==> flow/design.v <==
module Filling_water_counter(
    input wire clk,
    input wire rst_n,
    input wire soft_rst,
    input wire start_Filling,
    input wire [1:0] clk_freq,
    output wire Filling_water_done
);
reg [31:0] stop_count;
localparam [31:0] temp = 2'b11;
always @ *
begin
    case(clk_freq)
        2'b00: stop_count ='h7270E00; 
        2'b01: stop_count = 'hE4E1C00;
        2'b10: stop_count = 'h1C9C3800;
        2'b11: stop_count = 'h39387000;
    endcase
end
reg [31:0] q;
always @(posedge clk or negedge rst_n) 
begin
    if(~rst_n)
        q <= 0;
    else if (~soft_rst)
        q <= 0;  
    else if (start_Filling && ~Filling_water_done)
        q <= q + 1;        
end
assign Filling_water_done = (q == stop_count);
endmodule
module Rinsing_counter(
    input wire clk,
    input wire rst_n,
    input wire soft_rst,
    input wire start_Rinsing,
    input wire [1:0] clk_freq,
    input wire round2_Rinsing,
    output wire Rinsing_done
);
reg [31:0] stop_count;
localparam [31:0] temp = 2'b11;
always @ *
begin
    case(clk_freq)
        2'b00: stop_count ='h7270E00; 
        2'b01: stop_count = 'hE4E1C00;
        2'b10: stop_count = 'h1C9C3800;
        2'b11: stop_count = 'h39387000;
    endcase
end    
reg [31:0] q;
always @(posedge clk or negedge rst_n) 
begin
    if(~rst_n)
        q <= 0;
    else if (~soft_rst)
        q <= 0;  
    else if (start_Rinsing && ~Rinsing_done)
        q <= q + 1;
    else if (round2_Rinsing)
        q<= 1;            
end
assign Rinsing_done = (q == stop_count);
endmodule
module fsm (
    input wire Filling_water_done, Washing_done,spining_done,Rinsing_done,
    input wire clk,
    input wire rst_n,
    input wire coin_in,
    input wire double_wash,
    input wire timer_pause,
    output reg wash_done,
    output reg spining_counter_stop,
    output reg start_Filling , start_washing , start_Rinsing , start_spining,
    output reg round2_Rinsing , round2_washing,
    output reg soft_rst1 , soft_rst2
);
localparam [2:0] idle = 3'b000,
                 Filling_water = 3'b001,
                 Washing1 = 3'b010,
                 Rinsing1 = 3'b011,
                 Spining = 3'b100,
                 washing2 = 3'b101,
                 Rinsing2 = 3'b110;
reg [2:0] state_reg , state_next;
always @(posedge clk or negedge rst_n) 
begin
    if(~rst_n)
        state_reg <= idle;
    else 
        state_reg <= state_next;    
end
always @ *
begin
    soft_rst1 = 1'b1;
    soft_rst2 = 1'b1;
    round2_washing = 1'b0;
    round2_Rinsing = 1'b0;
    start_Filling = 1'b0;
    start_washing = 1'b0; 
    start_Rinsing = 1'b0; 
    start_spining = 1'b0;
    wash_done = 1'b0;
    spining_counter_stop = 1'b0;
    state_next = state_reg;
    case(state_reg)
        idle : 
            begin
                soft_rst1 = 1'b0;
                wash_done = 1'b1;
                if(coin_in)
                    begin
                        state_next = Filling_water;
                        start_Filling = 1'b1;
                    end    
            end
        Filling_water:
            begin
                start_Filling = 1'b1;
                if(Filling_water_done)
                    begin
                        state_next = Washing1;
                        start_washing = 1'b1;
                    end    
            end
        Washing1:
            begin
                         start_washing = 1'b1;
                        if(Washing_done)
                            begin
                                state_next = Rinsing1;
                                start_Rinsing = 1'b1;
                            end 
            end
        Rinsing1:
            begin
                start_Rinsing = 1'b1;
                if(Rinsing_done)
                    begin
                        if(double_wash )
                            begin
                                state_next = washing2;
                                start_washing = 1'b1;
                                round2_washing = 1'b1;
                            end
                        else
                            begin
                                state_next = Spining;
                                start_spining = 1'b1;
                            end    
                    end
            end
        washing2:
            begin
                start_washing = 1'b1;
                        if(Washing_done)
                            begin
                                state_next = Rinsing2;
                                start_Rinsing = 1'b1;
                                round2_Rinsing = 1'b1;
                            end 
            end 
        Rinsing2:
            begin
                start_Rinsing = 1'b1;
                if(Rinsing_done)
                    begin
                            state_next = Spining;
                            start_spining = 1'b1;
                    end    
            end       
        Spining:
            begin
                start_spining = 1'b1;
                if(timer_pause)
                    spining_counter_stop = 1'b1;
                else if (spining_done)
                    begin
                        state_next = idle;
                        wash_done = 1'b1;
                        soft_rst2 = 1'b0;
                    end
            end
    endcase
end
endmodule
module mixel (
    input wire clk,
    input wire [1:0] clk_freq,
    input wire rst_n,
    input wire coin_in,
    input wire double_wash,
    input wire timer_pause,
    output wire wash_done
);
wire start_Filling_wire,Filling_water_done_wire;
wire start_washing_wire,Washing_done_wire;
wire start_Rinsing_wire,Rinsing_done_wire;
wire start_spining_wire,spining_done_wire;
wire  spining_counter_stop_wire;
wire round2_Rinsing , round2_washing;
wire soft_rst1 , soft_rst2;
fsm fsm1 (
    .clk(clk),
    .rst_n(rst_n),
    .soft_rst1(soft_rst1),
    .soft_rst2(soft_rst2), 
    .coin_in(coin_in),
    .double_wash(double_wash),
    .timer_pause(timer_pause),
    .wash_done(wash_done),
    .start_Filling(start_Filling_wire), 
    .start_washing(start_washing_wire),
    .start_Rinsing(start_Rinsing_wire), 
    .start_spining(start_spining_wire),
    .Filling_water_done(Filling_water_done_wire),
    .Washing_done(Washing_done_wire),
    .spining_done(spining_done_wire),
    .Rinsing_done(Rinsing_done_wire),
    .spining_counter_stop(spining_counter_stop_wire),
    .round2_Rinsing(round2_Rinsing),
    .round2_washing(round2_washing)
);
Filling_water_counter c1 (
     .clk(clk),
     .rst_n(rst_n),
     .soft_rst(soft_rst2),
     .clk_freq(clk_freq),
     .start_Filling(start_Filling_wire),
     .Filling_water_done(Filling_water_done_wire)  
);
washing_counter c2 (
     .clk(clk),
     .rst_n(rst_n),
     .soft_rst(soft_rst1),
     .clk_freq(clk_freq),
     .start_washing(start_washing_wire),
     .Washing_done(Washing_done_wire),
     .round2_washing(round2_washing)
);
Rinsing_counter c3 (
     .clk(clk),
     .rst_n(rst_n),
     .soft_rst(soft_rst1),
     .clk_freq(clk_freq),
     .start_Rinsing(start_Rinsing_wire),
     .Rinsing_done(Rinsing_done_wire),
     .round2_Rinsing(round2_Rinsing)
);
spining_counter c4 (
     .clk(clk),
     .rst_n(rst_n),
     .soft_rst(soft_rst1),
     .clk_freq(clk_freq),
     .start_spining(start_spining_wire),
     .spining_done(spining_done_wire),
     .spining_counter_stop(spining_counter_stop_wire)
);
endmodule
module spining_counter(
    input wire clk,
    input wire rst_n,
    input wire soft_rst,
    input wire start_spining,
    input wire [1:0] clk_freq,
    input wire spining_counter_stop,
    output wire spining_done
);
reg [31:0] stop_count;
localparam [31:0] temp = 2'b11;
always @ *
begin
    case(clk_freq)
        2'b00: stop_count ='h3938700; 
        2'b01: stop_count = 'h7270E00;
        2'b10: stop_count = 'hE4E1C00;
        2'b11: stop_count = 'h1C9C3800;
    endcase
end    
reg [31:0] q;
always @(posedge clk or negedge rst_n) 
begin
    if(~rst_n)
        q <= 0;
    else if (~soft_rst)
        q <= 0;  
    else if (start_spining && ~spining_counter_stop && ~spining_done)
        q <= q + 1;        
end
assign spining_done = (q == stop_count);
endmodule
module washing_counter(
    input wire clk,
    input wire rst_n,
    input wire soft_rst,
    input wire start_washing,
    input wire [1:0] clk_freq,
    input wire round2_washing,
    output wire Washing_done 
);
reg [31:0] stop_count;
localparam [31:0] temp = 3'b100;
always @ *
begin
    case(clk_freq)
        2'b00: stop_count ='h11E1A300; 
        2'b01: stop_count = 'h23C34600;
        2'b10: stop_count = 'h47868C00;
        2'b11: stop_count = 'hFA56EA00;
    endcase
end    
reg [31:0] q;
always @(posedge clk or negedge rst_n) 
begin
    if(~rst_n)
        q <= 0;
    else if (~soft_rst)
        q <= 0;  
    else if (start_washing && ~Washing_done)
        q <= q + 1;
    else if (round2_washing)
    q <= 1;            
end
assign Washing_done = (q == stop_count);
endmodule
# Step by step through the tools: mixel
# The steps from the RTL of mixel to its reports follow in flow order.
# Line numbers count from 1 in the design file above.
# Library cell names are shortened.
# A cell with -- has no value.
dict set report design {
  design {mixel}
  clock_port {clk}
  cell_library {sky130hd}
  lib_corner {tt_025C_1v80}
}

# Word-level counts
# Yosys after proc, flatten, opt, wreduce and memory -nomap, before mapping. Memory bits, and registers merged into a memory's read port (data or address), are not among the register bits. Print and check cells are not counted.
dict set report op_classes {
  n_eq 22
  reduce_logical 14
  add_sub_neg 4
  bitwise 5
  muxes 45
}
# op count
set op_table {}
lappend op_table {{32-bit case mux with 4-bit select} 3}
lappend op_table {{32-bit two-way mux} 10}
lappend op_table {{32-bit by 1-bit adder with 32-bit output with constant B} 4}
lappend op_table {{32-bit equality test} 4}
lappend op_table {{3-bit two-way mux} 8}
lappend op_table {{3-bit case mux with 7-bit select} 1}
lappend op_table {{1-bit two-way mux} 18}
lappend op_table {{2-bit by 1-bit inequality test with 1-bit output with constant B} 7}
lappend op_table {{3-bit equality test with constant B} 3}
lappend op_table {{9-bit AND reduction} 1}
lappend op_table {{7-bit nonzero test} 1}
lappend op_table {{3-bit by 2-bit equality test with 1-bit output with constant B} 2}
lappend op_table {{3-bit nonzero test} 2}
lappend op_table {{1-bit case mux with 3-bit select} 2}
lappend op_table {{1-bit case mux with 2-bit select} 3}
lappend op_table {{1-bit logical AND} 5}
lappend op_table {{1-bit NOT} 5}
lappend op_table {{2-bit equality test with constant B} 2}
lappend op_table {{2-bit inequality test with constant B} 2}
lappend op_table {{2-bit OR reduction} 2}
lappend op_table {{3-bit by 1-bit equality test with 1-bit output with constant B} 1}
lappend op_table {{3-bit zero test} 1}
lappend op_table {{2-bit by 1-bit equality test with 1-bit output with constant B} 1}
lappend op_table {{2-bit zero test} 1}
lappend op_table {{2-bit nonzero test} 1}
dict set report bits {
  wordCells 95
  reg_bits 131
  output_inout_bits 1
}

# Logic depth
# Depth = most cells in a row (Yosys ltp): at word level without a register or memory, in the mapped netlist without a sequential cell, where the memories' decode and read muxes count.
dict set report logic_depth {
  ltp_word 9
  abc_area 0
  depth_mapped 12
  ltp_nobuf 9
}

# Netlist
# The flow's flattened synthesis, as Yosys stat reports it; memories are mapped. The netlist is that of the ABC_AREA named above (0 if unset); the other value can give another one.
# Totals and module areas in this step are rounded.
dict set report mapped {
  sequential_area_mm2 0.00338
  stdcells 980
  flip_flops 135
  mapped_area_mm2 0.0086
}
# type count area_total_um2
set by_type {}
lappend by_type {dfrtp_1 134 3.35E+03}
lappend by_type {nor2_1 101 379.114}
lappend by_type {xor2_1 38 332.819}
lappend by_type {nand3_1 65 325.312}
lappend by_type {nand4_1 47 294.032}
lappend by_type {nand2_1 69 258.998}
lappend by_type {xnor2_1 28 245.235}
lappend by_type {a31oi_1 32 200.192}
lappend by_type {nor3_1 33 165.158}
lappend by_type {ha_1 13 162.656}
lappend by_type {inv_1 43 161.405}
lappend by_type {or3_1 25 156.4}
lappend by_type {o21ai_0 28 140.134}
lappend by_type {nor4_1 22 137.632}
lappend by_type {clkbuf_1 34 127.622}
lappend by_type {a21oi_1 25 125.12}
lappend by_type {o211ai_1 16 120.115}
lappend by_type {nor4bb_1 11 110.106}
# Not listed: further types 56, cells in them 216.
# By module: a second synthesis without flattening, with its own total; a netlist apart from the flattened one above.
dict set report unflattened {
  cells_unflattened 975
  area_unflattened_mm2 0.00876
}
# Rows give one instance, submodules left out.
# mod n_inst cells mod_area_mm2
set by_module {}
lappend by_module {washing_counter 1 251 0.00229}
lappend by_module {Rinsing_counter 1 255 0.00213}
lappend by_module {spining_counter 1 223 0.00205}
lappend by_module {Filling_water_counter 1 208 0.00196}
lappend by_module {fsm 1 38 0.000339}
lappend by_module {mixel 1 0 0}

# Worst setup path after synthesis
# OpenSTA on the mapped netlist: ideal clock, no wires. The path of least setup slack (recovery checks aside). Input and output delay are each 20% of the period. Register names are those of the netlist, which keeps one name where synthesis merged equal registers.
dict set report synth_path {
  path_type {in2out}
  start {in clk_freq[1]}
  end {out wash_done}
  required_ps 3680
  out_delay_ps 920
  path_delay_ps 1884
  n_path_buf 3
  slack_ps 876
  t_arrival_ps 2804
  tclk_ps 4600
  input_delay_ps 920
  path_stages 11
  period_less_setup_slack_ps 3724
}
# "path_delay_ps" is the arrival time less input delay plus setup time.
# A path that ends at an output port has no setup time.
# "path_stages" counts driving pins, that of a launching flip-flop among them; a cell with two outputs on the path counts twice.
# "period_less_setup_slack_ps" = period - worst setup slack (recovery checks aside). The figure is calculated, with input and output delays left at 20% of the set period.
# Between the ends stands the longest chain of elaborated cells between them, by number of cells; it is not shown to be the way that was timed. Of several equally long chains one is given.
# Each line given opens the expression or statement behind the cell; cells for indexed reads and writes are added by Yosys, which also makes memories of some case tables.
dict set report synth_between {
  path_cell_list {buf_2 -> inv_1 -> ha_1 -> clkbuf_1 -> xnor2_1 -> nand4_1 -> nor4b_2 -> and2_0 -> buf_2 -> nand2_1 -> nand2_1}
  elab_chain_cells 6
}
# element line_no
set synth_rtl {}
lappend synth_rtl {{from (decl)} 190} ;# input wire [1:0] clk_freq,
lappend synth_rtl {{2-bit equality test} 274} ;# case(clk_freq)
lappend synth_rtl {{32-bit case mux with 4-bit select} 274}
lappend synth_rtl {{32-bit equality test} 291} ;# assign spining_done = (q == stop_count);
lappend synth_rtl {{1-bit two-way mux} 178} ;# else if (spining_done)
lappend synth_rtl {{1-bit two-way mux} 176} ;# if(timer_pause)
lappend synth_rtl {{1-bit case mux with 2-bit select} 107} ;# case(state_reg)
lappend synth_rtl {{to (decl)} 195} ;# output wire wash_done

# Timing after layout
# From the final timing report of run 1: the path of least setup slack in the routed layout; clock arrival at registers is part of the times.
# The report prints the path's times to 10 ps; the period is as set.
dict set report layout_path {
  path_type {in2out}
  start {in clk_freq[1]}
  end {out wash_done}
  input_delay_ps 990
  tclk_ps 4950
  slack_ps 1020
  out_delay_ps 990
  path_stages 13
  t_arrival_ps 2940
  n_path_buf 5
  required_ps 3960
}
# Between the ends stands the longest chain of elaborated cells between them, by number of cells; it is not shown to be the way that was timed. Of several equally long chains one is given.
dict set report layout_between {
  path_cell_list {buf_12 -> buf_12 -> clkinvlp_4 -> ha_4 -> clkbuf_16 -> xnor2_4 -> nand4_1 -> nor4b_4 -> and2_4 -> buf_8 -> nand2_8 -> nand2_8 -> buf_6}
  elab_chain_cells 6
}
# element line_no
set layout_rtl {}
lappend layout_rtl {{from (decl)} 190} ;# input wire [1:0] clk_freq,
lappend layout_rtl {{2-bit equality test} 274} ;# case(clk_freq)
lappend layout_rtl {{32-bit case mux with 4-bit select} 274}
lappend layout_rtl {{32-bit equality test} 291} ;# assign spining_done = (q == stop_count);
lappend layout_rtl {{1-bit two-way mux} 178} ;# else if (spining_done)
lappend layout_rtl {{1-bit two-way mux} 176} ;# if(timer_pause)
lappend layout_rtl {{1-bit case mux with 2-bit select} 107} ;# case(state_reg)
lappend layout_rtl {{to (decl)} 195} ;# output wire wash_done

Settings and measured results of 2 stored flow runs for module mixel (sky130hd), not sorted in any way. The constraints put input and output delay at 20% of the set period each and load the outputs with 0.01 pF.
"achieved_clock_period_ps" means the clock period less the worst setup slack. The figure is calculated, with input and output delays left at 20% of the set period.
"timing.worst_path_ps" is the time allowed to the run's worst setup path (the clock period less input and output delay, where it has them) less its slack. Clock arrival times count: a late capture clock shortens it, a late launch clock lengthens it.
"timing.worst_path_ps" is given in steps of 10 ps.
Results are given in rounded form.

# run 1
==> flow/run.sh <==
#!/bin/bash
# the make line also repeats the synthesis and layout settings of config.mk as NAME=value (left out here)
make -C /OpenROAD-flow-scripts/flow DESIGN_CONFIG=/design/flow/config.mk WORK_HOME=/design/flow/orfs CLKGATE_MAP_FILE= finish
==> flow/config.mk <==
export PLATFORM = sky130hd
export DESIGN_NAME = mixel
export DESIGN_NICKNAME = mixel
export VERILOG_FILES = /design/flow/design.v
export SDC_FILE = /design/flow/constraint.sdc
export NUM_CORES = 4
export LEC_CHECK = 0
export CAP_MARGIN = 20
export CORE_ASPECT_RATIO = 1.11
export CORE_MARGIN = 2
export CORE_UTILIZATION = 18
export CTS_CLUSTER_DIAMETER = 31
export GPL_ROUTABILITY_DRIVEN = 0
export GPL_TIMING_DRIVEN = 0
export HOLD_SLACK_MARGIN = 0.06
export MIN_ROUTING_LAYER = met2
export PLACE_DENSITY_LB_ADDON = 0.06
export SETUP_SLACK_MARGIN = 1.06
export SLEW_MARGIN = 20
==> flow/constraint.sdc <==
create_clock -name core_clock -period 4.95 [get_ports {clk}]
set_input_delay 0.9900 -clock core_clock [delete_from_list [all_inputs] [get_ports {clk}]]
set_output_delay 0.9900 -clock core_clock [all_outputs]
set_load 0.01 [all_outputs]

==> run 1: results <==
fin_ws_ps=1020
yosys_chip_area_mm2=0.0086
achieved_clock_period_ps=3926
final_cell_area_mm2=0.0104
design_die_area_mm2=0.0496
timing.worst_path_ps=1950
timing.worst_path_kind="in2out"

# run 2
==> flow/run.sh <==
#!/bin/bash
# the make line also repeats the synthesis and layout settings of config.mk as NAME=value (left out here)
make -C /OpenROAD-flow-scripts/flow DESIGN_CONFIG=/design/flow/config.mk WORK_HOME=/design/flow/orfs CLKGATE_MAP_FILE= finish
==> flow/config.mk <==
export PLATFORM = sky130hd
export DESIGN_NAME = mixel
export DESIGN_NICKNAME = mixel
export VERILOG_FILES = /design/flow/design.v
export SDC_FILE = /design/flow/constraint.sdc
export NUM_CORES = 4
export LEC_CHECK = 0
export CAP_MARGIN = 20
export CELL_PAD_IN_SITES_DETAIL_PLACEMENT = 1
export CELL_PAD_IN_SITES_GLOBAL_PLACEMENT = 3
export CORE_ASPECT_RATIO = 0.68
export CORE_MARGIN = 2
export CORE_UTILIZATION = 71
export PLACE_DENSITY_LB_ADDON = 0.12
export SLEW_MARGIN = 20
==> flow/constraint.sdc <==
create_clock -name core_clock -period 1.91 [get_ports {clk}]
set_input_delay 0.3820 -clock core_clock [delete_from_list [all_inputs] [get_ports {clk}]]
set_output_delay 0.3820 -clock core_clock [all_outputs]
set_load 0.01 [all_outputs]

==> run 2: results <==
outcome="incomplete, placement halted on FLW-0024"
